==> flow/design.v <==
module regs#(parameter DATASIZE = 8) (main_enable, clk, rst, instr, data_in, out_A, out_B);
input main_enable;
input clk;
input rst;
input [7:0] data_in;
input [7:0] instr;
output reg [DATASIZE - 1: 0] out_A;
output reg [DATASIZE - 1: 0] out_B;
reg [7:0] registers [1:0];
always @(posedge clk) begin
    if (rst) begin   
        registers[0] <= 0;
        registers[1] <= 0;
        out_A <= 0;
        out_B <= 0;
    end
    if (main_enable) begin   
        case (instr[7:5])
            0:  begin  
                    if (instr[4] == instr[3]) begin  
                        out_A <= registers[0];        
                        out_B <= registers[1];        
                        if (instr[2] == 0) begin       
                            registers[0] <= data_in[3:0];  
                        end else begin
                            registers[1] <= data_in[3:0];
                        end
                    end else begin
                        if (instr[4] == 0) begin   
                            out_A <= registers[0];  
                        end else begin
                            out_A <= registers[1];
                        end
                        if (instr[3] == 0) begin
                            out_B <= registers[0];
                        end else begin
                            out_B <= registers[1];
                        end
                        if (instr[2] == 0) begin       
                            registers[0] <= data_in[3:0];    
                        end else begin
                            registers[1] <= data_in[3:0];
                        end
                    end
                end
            6:  begin  
                    if (data_in[4] == 0) begin         
                        registers [0] <= data_in[3:0];  
                    end else begin
                        registers [1] <= data_in[3:0];
                    end
                end
            default: begin registers [0] <= 0; registers [1] <= 0; end  
        endcase
    end
end
endmodule
# --- From RTL to reports: regs ---
# The steps from the RTL of regs to its reports follow in flow order.
# Lines are those of the file above, counted from 1.
# Operators carry their Yosys type and port widths (W data, S select, Z words).
# Cell names lack the library's common part.
inputs:
  top: "regs"
  clk_port: "clk"
  lib: "sky130hd"
  corner: "tt_025C_1v80"

# --- Word level ---
# Yosys after proc, flatten, opt, wreduce and memory -nomap, before mapping. Enables and synchronous resets that opt folds into registers are not counted as muxes. Print and check cells are not counted. Equal cells are merged and count once.
classes:
  equal: 2
  muxes: 20
  n_reduce_logical: 1
op_table:
  columns: ["cell", "n"]
  rows:
  - ["$mux W8", 18]
  - ["$pmux W8 S2", 2]
  - ["$eq A3 B3 Y1 const B", 1]
  - ["$logic_not A3 Y1", 1]
  - ["$eq A1 B1 Y1", 1]
bits:
  regBits: 32
  inputBits: 19
  output_inout_bits: 16
  wordCells: 27

# --- Logic depth ---
# Yosys ltp: most cells in a row. Word level: on the elaborated netlist, between registers, memories and ports. Mapped: between sequential cells and ports; inverters and the memories' decode and read muxes count.
depth:
  depth_word: 4
  ABC_AREA: 1
  depth_mapped: 8
  ltp_nobuf: 7

# --- Synthesis result ---
# The flow's flattened synthesis, as Yosys stat reports it; memories are mapped. The netlist is that of the ABC_AREA named above (0 if unset); the other value can give another one.
synth_totals:
  stdcells: 310
  mapped_area_um2: 1901.8
  seqArea_um2: 640.6
  ff_cells: 32
  buf_cells: 15
by_type:
  columns: ["cell_type", "n", "type_area_um2"]
  rows:
  - ["dfxtp_1", 32, 640.614]
  - ["nand2_1", 158, 593.069]
  - ["nand3_1", 24, 120.115]
  - ["o21ai_0", 24, 120.115]
  - ["inv_1", 22, 82.579]
  - ["buf_6", 7, 78.826]
  - ["nand4_1", 8, 50.048]
  - ["nor2_1", 12, 45.043]
  - ["clkbuf_8", 2, 27.526]
  - ["nor2_4", 2, 22.522]
  - ["nor2_8", 1, 20.019]
  - ["nor3_1", 4, 20.019]
  - ["o21ai_2", 2, 17.517]
  - ["buf_2", 3, 15.014]
  - ["buf_4", 2, 15.014]
  - ["inv_2", 4, 15.014]
  - ["nand2_4", 1, 11.261]
  - ["clkbuf_1", 1, 3.754]
  - ["clkinv_1", 1, 3.754]

# --- Timing after synthesis ---
# Path of least setup slack by OpenSTA after synthesis, without wires, with an ideal clock, recovery checks aside; 20% of the period is set as input and as output delay. Where synthesis merged equal registers, the netlist keeps one of their names.
synth_path:
  kind: "input to register"
  start: "input instr[4]"
  end: "register out_A[7]"
  period_ns: 1.29
  in_delay_ns: 0.258
  setup_time_ns: 0.122
  t_first_pin_ns: 0.258
  arrival_time_ns: 0.889
  required_ns: 1.168
  path_slack_ns: 0.278
  path_delay_ns: 0.753
  path_stages: 6
  n_path_buf: 2
  synth_period_reached_ns: 1.012
# "path_delay_ns" = arrival - input delay + setup time.
# "path_stages" counts driving pins, that of a launching flip-flop among them; a cell with two outputs on the path counts twice.
# "synth_period_reached_ns" is the clock period less the worst setup slack; recovery checks do not enter. This is arithmetic on one report: input and output delays are still those of the set period (20% each).
# Between the ends stands the longest chain of elaborated cells between them, by number of cells; it is not shown to be the way that was timed. Of several equally long chains one is given.
# A line is the first line of the expression or statement that the cell stems from. Yosys adds cells for indexed reads and writes and turns some case tables into memories.
# A register here has more assigning lines than the two given.
synth_via:
  cell_sequence: "buf_4 > nand2_1 > buf_2 > o21ai_0 > nand2_1 > o21ai_0"
  elab_chain_len: 4
  cone_cells: 5
  lines_between: 4
  cone_classes: "eq/ne: 1; mux: 4"
synth_lines:
  columns: ["element", "line_no", "source"]
  rows:
  - ["start: declaration", 6, "input [7:0] instr;"]
  - ["$mux W8", 29, "if (instr[4] == 0) begin"]
  - ["$mux W8", 20, "if (instr[4] == instr[3]) begin"]
  - ["$mux W8", 18, "case (instr[7:5])"]
  - ["$mux W8", 17, "if (main_enable) begin"]
  - ["end: assignment", 21, "out_A <= registers[0];"]
  - ["end: assignment", 30, "out_A <= registers[0];"]
  - ["end: declaration", 7, "output reg [DATASIZE - 1: 0] out_A;"]

# regs: 2 stored runs of the Yosys and OpenROAD flow on sky130hd. The settings differ; the order carries no meaning. The constraints put input and output delay at 20% of the set period each and load the outputs with 0.01 pF.
runs:
  - name: "record 1"
    settings:
      period_ns: 1.63
      CORE_UTILIZATION: 60
      PLACE_DENSITY: 0.72
      CORE_ASPECT_RATIO: 0.57
      CORE_MARGIN: 3
      CELL_PAD_IN_SITES_GLOBAL_PLACEMENT: 3
      CELL_PAD_IN_SITES_DETAIL_PLACEMENT: 1
      ABC_AREA: 1
      SLEW_MARGIN: 30
      CAP_MARGIN: 20
    outcome: "incomplete, placement halted on GPL-0301"
  - name: "record 2"
    settings:
      period_ns: 2.15
      CORE_UTILIZATION: 57
      SETUP_SLACK_MARGIN: -0.16
      PLACE_DENSITY_LB_ADDON: 0.09
      CORE_ASPECT_RATIO: 1.93
      CELL_PAD_IN_SITES_DETAIL_PLACEMENT: 2
      CAP_MARGIN: 20
      CORE_MARGIN: 2
      SLEW_MARGIN: 20
    outcome: "incomplete, placement halted on DPL-0033"
